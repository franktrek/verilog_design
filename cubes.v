==> flow/design.v <==
module cubes(
    input wire game_state,  
    input wire rst_n,  
    input wire clock,   
    input wire       id,         
    input wire[17:0] object_x,   
    input wire[17:0]  object_y,   
    output reg[3:0]  object_states_output,  
    output wire[49:0] cube_states_output 
);
    localparam collide_check = 1'b0;  
    localparam explode_check = 1'b1;  
    localparam half_cube_size = 16'h4000;  
    localparam init_cube_state = {50{1'b1}};  
    localparam cube_size = 16'h8000;  
    localparam top_cube_height = 16'h20000;  
    localparam num_cubes = 8'h50;  
    localparam num_vertical = 4'h10;  
    localparam num_horizontal = 4'h5;  
    localparam object_size = 16'h5000;  
    localparam explode_rad = 100000000;  
    localparam collide_dist = 16'h6500;
    localparam suppot_wide =  16'h7000;
	 reg [3:0] object_states;   
    reg[49:0] cube_states;    
    reg[7:0]  current_cube_x;  
    reg[7:0]  current_cube_y;  
    reg[17:0] cube_pos_x;  
    reg[17:0]  cube_pos_y;  
    reg[7:0]  current_cube_id;
    reg[3:0]  flag;  
    integer dist_x;  
    integer dist_y;  
    always @(posedge clock)
    begin
        if(rst_n == 0)  
        begin
            cube_states <= init_cube_state ; 
            cube_pos_x <= half_cube_size;
            cube_pos_y <= top_cube_height + half_cube_size; 
            current_cube_id <= 8'b0; 
            object_states <= 4'b0;  
            current_cube_x = 8'b0;
            current_cube_y = 8'b0;
            flag <=4'b0;
				object_states_output <= 4'b0;
        end
        else  
        begin
				if(current_cube_id <=49)
				begin
					if(game_state == collide_check)  
					begin
						flag[3] = (cube_pos_y > object_y)&(cube_pos_y - object_y <= collide_dist);   
						flag[2] = (cube_pos_x > object_x)&(cube_pos_x - object_x <= collide_dist);
						flag[1] = (cube_pos_x < object_x)&(object_x - cube_pos_x <= collide_dist);  
						if(flag[3] & (flag[2] | flag[1]))
							object_states[3] <= 1;
						else
							object_states[3] <= 0;
						flag[3] = (cube_pos_x < object_x)&(object_x - cube_pos_x <= collide_dist);  
						flag[2] = (cube_pos_y > object_y)&(cube_pos_y - object_y <= collide_dist);  
						flag[1] = (cube_pos_y < object_y)&(object_y - cube_pos_y <= collide_dist);
						if(flag[3] & (flag[2] | flag[1]))
							object_states[1] <= 1;
						else
							object_states[1] <= 0;
						flag[3] = (cube_pos_x > object_x)&(cube_pos_x - object_x <= collide_dist);  
						flag[2] = (cube_pos_y > object_y)&(cube_pos_y - object_y <= collide_dist);  
						flag[1] = (cube_pos_y < object_y)&(object_y - cube_pos_y <= collide_dist);
						if(flag[3] & (flag[2] | flag[1]))
							object_states[0] <= 1;
						else
							object_states[0] <= 0;
						flag[3] = (cube_pos_y < object_y)&(object_y - cube_pos_y <= collide_dist);  
						flag[2] = (cube_pos_x > object_x)&(cube_pos_x - object_x <= suppot_wide);
						flag[1] = (cube_pos_x < object_x)&(object_x - cube_pos_x <= suppot_wide);  
						if(flag[3] & (flag[2] | flag[1]))
							object_states[2] <= 1;
						else
							object_states[2] <= 0;
					end
					else if(game_state == explode_check)  
					begin
						dist_x = cube_pos_x - object_x;
						dist_y = cube_pos_y - object_y;
						if(dist_x*dist_x + dist_y*dist_y <= explode_rad)  
							cube_states[current_cube_id] <= 0;
						else
							cube_states[current_cube_id] <= 1;
					end
					if(current_cube_x < num_horizontal)  
					begin
						current_cube_x <= current_cube_x + 1;
						cube_pos_x <= cube_pos_x + cube_size;
					end
					else
					begin
						current_cube_x <= 0;
						cube_pos_x <= half_cube_size;
						if(current_cube_y < num_vertical)  
						begin
							current_cube_y <= current_cube_y + 1;
							cube_pos_y <= cube_pos_y + cube_size;
						end
						else
						begin
							current_cube_y = 0;
							cube_pos_y <= top_cube_height + half_cube_size;
						end
					end
				end
				else  
				begin
					object_states_output <= object_states;  
					object_states <= 4'b0000;
				end
				if(current_cube_id == 50)
					current_cube_id <= 8'b0;
				else
					current_cube_id <= current_cube_id + 1;
			end
    end
endmodule
* Tool chain data of cubes
Tool output for the design above, in the order of the flow.
Lines are those of the file above, counted from 1.
Library cell names are shortened.
The mark n/a stands for no value.
- Top module :: cubes
- Clock port :: clock
- Standard-cell library :: sky130hd
- Timing corner :: tt_025C_1v80

* Word level
Source: Yosys, flattened and elaborated, memories not mapped. Widths are those after wreduce. Registers that Yosys merges into a memory's read port (data or address) are not register bits. Print and check cells do not count. Equal cells are merged and count once.
- Flip-flop bits (word level) :: 68
- Bits in latches :: 0
- Bits in writable memories :: 0
- Bits in read-only memories :: 0
- Clocked read ports x word width :: 0
- Memory cells :: 0
- Word-level cells :: 59
- Add/sub/neg operators :: 9
- $mul :: 0
- Div/mod/pow operators :: 0
- Order comparisons :: 13
- Equality and inequality tests :: 1
- Shifts and indexed selects :: 0
- Multiplexer cells :: 8
- Bitwise operators :: 15
- Reductions and logical operators :: 3
** Operator list (count)
- 18-bit by 15-bit less-or-equal comparator with 1-bit output (second input constant) :: 6
- 18-bit subtractor :: 4
- 18-bit by 16-bit adder with 18-bit output (second input constant) :: 2
- 18-bit > comparator :: 2
- 18-bit less-than comparator :: 2
- 18-bit 2-to-1 mux :: 2
- 8-bit by 1-bit adder with 8-bit output (second input constant) :: 3
- 8-bit 2-to-1 mux :: 2
- 1-bit bitwise AND :: 10
- 8-bit by 1-bit less-than comparator with 1-bit output (second input constant) :: 1
- 8-bit by 3-bit less-than comparator with 1-bit output (second input constant) :: 1
- 8-bit by 6-bit less-or-equal comparator with 1-bit output (second input constant) :: 1
- 8-bit by 6-bit equality test with 1-bit output (second input constant) :: 1
- 2-bit AND reduction :: 2
- 1-bit 2-to-1 mux :: 4
- 1-bit bitwise OR :: 3
- 1-bit NOT :: 2
- 2-bit OR reduction :: 1

* Depth
Depth = most cells in a row (Yosys ltp): at word level without a register or memory, in the mapped netlist without a sequential cell, where the memories' decode and read muxes count.
- Word-level depth :: 6
- ABC_AREA :: 0
- Gate-level depth with buffers :: 9

* Netlist
Yosys stat after the flow's synthesis: flattened, memories mapped to cells. It holds for the ABC_AREA given above (unset counts as 0); a run with the other value may have another netlist.
** Cell types
- dfxtp_1 :: count 28, area in all 560.538 um^2
- buf_4 :: count 51, area in all 382.867 um^2
- ha_1 :: count 21, area in all 262.752 um^2
- nand2_1 :: count 31, area in all 116.362 um^2
- nor2_1 :: count 31, area in all 116.362 um^2
- inv_1 :: count 22, area in all 82.579 um^2
- a21boi_0 :: count 9, area in all 67.565 um^2
- nand3_1 :: count 12, area in all 60.058 um^2
- o21a_1 :: count 7, area in all 52.55 um^2
- xor2_1 :: count 6, area in all 52.55 um^2
- and2_1 :: count 7, area in all 43.792 um^2
- xnor2_1 :: count 5, area in all 43.792 um^2
- nor4_4 :: count 2, area in all 42.541 um^2
- a211oi_1 :: count 5, area in all 37.536 um^2
- nand4_1 :: count 6, area in all 37.536 um^2
- nor4_1 :: count 6, area in all 37.536 um^2
- and4_1 :: count 4, area in all 35.034 um^2
- nor4b_1 :: count 4, area in all 35.034 um^2
Other cell types: 41; their cells: 90.
- Standard cells after synthesis :: 347
- Chip area (Yosys) :: 2728.9 um^2
- Area of sequential cells :: 560.5 um^2
- Flip-flop cells :: 28

* Timing after synthesis
Path of least setup slack by OpenSTA after synthesis, without wires, with an ideal clock, recovery checks aside; 20% of the period is set as input and as output delay. Where synthesis merged equal registers, the netlist keeps one of their names.
- Path type :: input-to-reg
- Start :: input port object_x[14]
- End :: register object_states[3]
- Period :: 2020 ps
- Setup time :: 84 ps
- Arrival time :: 2048 ps
- Required time :: 1936 ps
- Slack :: -112 ps
- Path delay :: 1728 ps
- Stages :: 8
- Period reached after synthesis :: 2132 ps
"path delay" is the arrival time less input delay plus setup time.
"stages": output pins that drive a net of the path, with the launching flip-flop's if there is one; two outputs of one cell count as two.
"period reached after synthesis" = period - worst setup slack (recovery checks aside). The figure is calculated, with input and output delays left at 20% of the set period.
Between the ends stands the longest chain of elaborated cells between them, by number of cells; it is not shown to be the way that was timed. Of several equally long chains one is given.
A line is the first line of the expression or statement that the cell stems from. Yosys adds cells for indexed reads and writes and turns some case tables into memories.
At most two assigning lines are given for a register; there are more.
- Cells stage by stage :: inv_1 -> ha_1 -> nor4b_2 -> nand4_2 -> and3_4 -> nor4_4 -> nand2_1 -> o31ai_2
- Cells in the longest elaborated chain :: 6
- Elaborated cells on any way between the ends :: 11
- Classes of those cells :: add/sub: 2; compare: 4; mux: 1; logic: 4
** RTL lines, path post-synthesis
- start, declared :: line 6 : input wire[17:0] object_x,
- 18-bit subtractor :: line 55 : flag[2] = (cube_pos_x > object_x)&(cube_pos_x - object_x <= collide_dist);
- 18-bit by 15-bit less-or-equal comparator with 1-bit output :: line 55
- 1-bit bitwise AND :: line 55
- 1-bit bitwise OR :: line 57 : if(flag[3] & (flag[2] | flag[1]))
- 1-bit bitwise AND :: line 57
- 1-bit 2-to-1 mux :: line 57
- end, assigned :: line 58 : object_states[3] <= 1;
- end, assigned :: line 60 : object_states[3] <= 0;
- end, declared :: line 24 : reg [3:0] object_states;

* Worst path after layout
From the final timing report of flow run A: the path of least setup slack in the routed layout; clock arrival at registers is part of the times.
The report prints the path's times to 10 ps; the period is as set.
- Path type :: input-to-reg
- Start :: input port object_x[1]
- End :: register object_states[3]
- Period :: 3960 ps
- Setup time :: 70 ps
- Arrival time :: 3220 ps
- Required time :: 4170 ps
- Slack :: 950 ps
- Stages :: 9
Between the ends stands the longest chain of elaborated cells between them, by number of cells; it is not shown to be the way that was timed. Of several equally long chains one is given.
At most two assigning lines are given for a register; there are more.
- Cells stage by stage :: clkdlybuf4s50_1 -> inv_1 -> ha_1 -> nor3b_2 -> nand2_1 -> or4_1 -> a211oi_1 -> a211oi_1 -> o31ai_2
- Cells in the longest elaborated chain :: 6
- Elaborated cells on any way between the ends :: 11
- Classes of those cells :: add/sub: 2; compare: 4; mux: 1; logic: 4
** RTL lines, path post-layout
- start, declared :: line 6 : input wire[17:0] object_x,
- 18-bit subtractor :: line 55 : flag[2] = (cube_pos_x > object_x)&(cube_pos_x - object_x <= collide_dist);
- 18-bit by 15-bit less-or-equal comparator with 1-bit output :: line 55
- 1-bit bitwise AND :: line 55
- 1-bit bitwise OR :: line 57 : if(flag[3] & (flag[2] | flag[1]))
- 1-bit bitwise AND :: line 57
- 1-bit 2-to-1 mux :: line 57
- end, assigned :: line 58 : object_states[3] <= 1;
- end, assigned :: line 60 : object_states[3] <= 0;
- end, declared :: line 24 : reg [3:0] object_states;

Hand-over note for cubes

Module cubes, platform sky130hd: 2 stored runs of the flow (Yosys, OpenROAD) with differing settings, in no particular order. Input and output delays are each 20% of the period that was set; the output load is 0.01 pF.
By "reached clock period" is meant the clock period of the run minus its worst setup slack. This is arithmetic on one report: input and output delays are still those of the set period (20% each).
By "worst setup path time" is meant the share of the clock period that the worst setup path is allowed (20% is reserved at inputs, 20% at outputs), minus its slack. Clock arrival times at its registers enter into it.
By "overall power" is meant OpenSTA's value without simulated activity: inputs other than the clock are taken to toggle once in ten clock periods, and the tool carries that through the logic.
"worst setup path time" is given in steps of 10 ps.

* Flow run A
** Files
==> flow/run.sh <==
#!/bin/bash
# the make line also repeats the synthesis and layout settings of config.mk as NAME=value (left out here)
make -C /OpenROAD-flow-scripts/flow DESIGN_CONFIG=/design/flow/config.mk WORK_HOME=/design/flow/orfs CLKGATE_MAP_FILE= finish
==> flow/config.mk <==
export PLATFORM = sky130hd
export DESIGN_NAME = cubes
export DESIGN_NICKNAME = cubes
export VERILOG_FILES = /design/flow/design.v
export SDC_FILE = /design/flow/constraint.sdc
export NUM_CORES = 4
export LEC_CHECK = 0
export CAP_MARGIN = 40
export CORE_MARGIN = 2
export CORE_UTILIZATION = 34
export CTS_CLUSTER_DIAMETER = 36
export CTS_CLUSTER_SIZE = 67
export MIN_ROUTING_LAYER = met2
export PLACE_DENSITY_LB_ADDON = 0.23
export SLEW_MARGIN = 0
==> flow/constraint.sdc <==
create_clock -name core_clock -period 3.96 [get_ports {clock}]
set_input_delay 0.7920 -clock core_clock [delete_from_list [all_inputs] [get_ports {clock}]]
set_output_delay 0.7920 -clock core_clock [all_outputs]
set_load 0.01 [all_outputs]
** Results
- Final design utilization :: 40.4%
- Synthesized cell area :: 2728.9 um^2
- Worst setup path time :: 2220 ps
- Critical path type :: input-to-reg
- Full die area :: 8759.1 um^2
- Standard-cell area of the final layout :: 3138.0 um^2
- Overall power :: 0.7558 mW
- Post-route worst hold slack :: 467 ps
- Reached clock period :: 3014 ps
- Lowest setup slack :: 946 ps
- Total negative slack on setup checks :: 0 ps

* Flow run B
** Files
==> flow/run.sh <==
#!/bin/bash
# the make line also repeats the synthesis and layout settings of config.mk as NAME=value (left out here)
make -C /OpenROAD-flow-scripts/flow DESIGN_CONFIG=/design/flow/config.mk WORK_HOME=/design/flow/orfs CLKGATE_MAP_FILE= finish
==> flow/config.mk <==
export PLATFORM = sky130hd
export DESIGN_NAME = cubes
export DESIGN_NICKNAME = cubes
export VERILOG_FILES = /design/flow/design.v
export SDC_FILE = /design/flow/constraint.sdc
export NUM_CORES = 4
export LEC_CHECK = 0
export CAP_MARGIN = 20
export CORE_MARGIN = 2
export CORE_UTILIZATION = 72
export SLEW_MARGIN = 20
==> flow/constraint.sdc <==
create_clock -name core_clock -period 2.61 [get_ports {clock}]
set_input_delay 0.5220 -clock core_clock [delete_from_list [all_inputs] [get_ports {clock}]]
set_output_delay 0.5220 -clock core_clock [all_outputs]
set_load 0.01 [all_outputs]
** Results
- Final design utilization :: 92.6%
- Synthesized cell area :: 2728.9 um^2
- Worst setup path time :: 2160 ps
- Critical path type :: input-to-reg
- Full die area :: 4298.8 um^2
- Standard-cell area of the final layout :: 3390.8 um^2
- Overall power :: 1.247 mW
- Post-route worst hold slack :: 477 ps
- Reached clock period :: 2679 ps
- Lowest setup slack :: -69 ps
- Total negative slack on setup checks :: -163 ps

End of note.
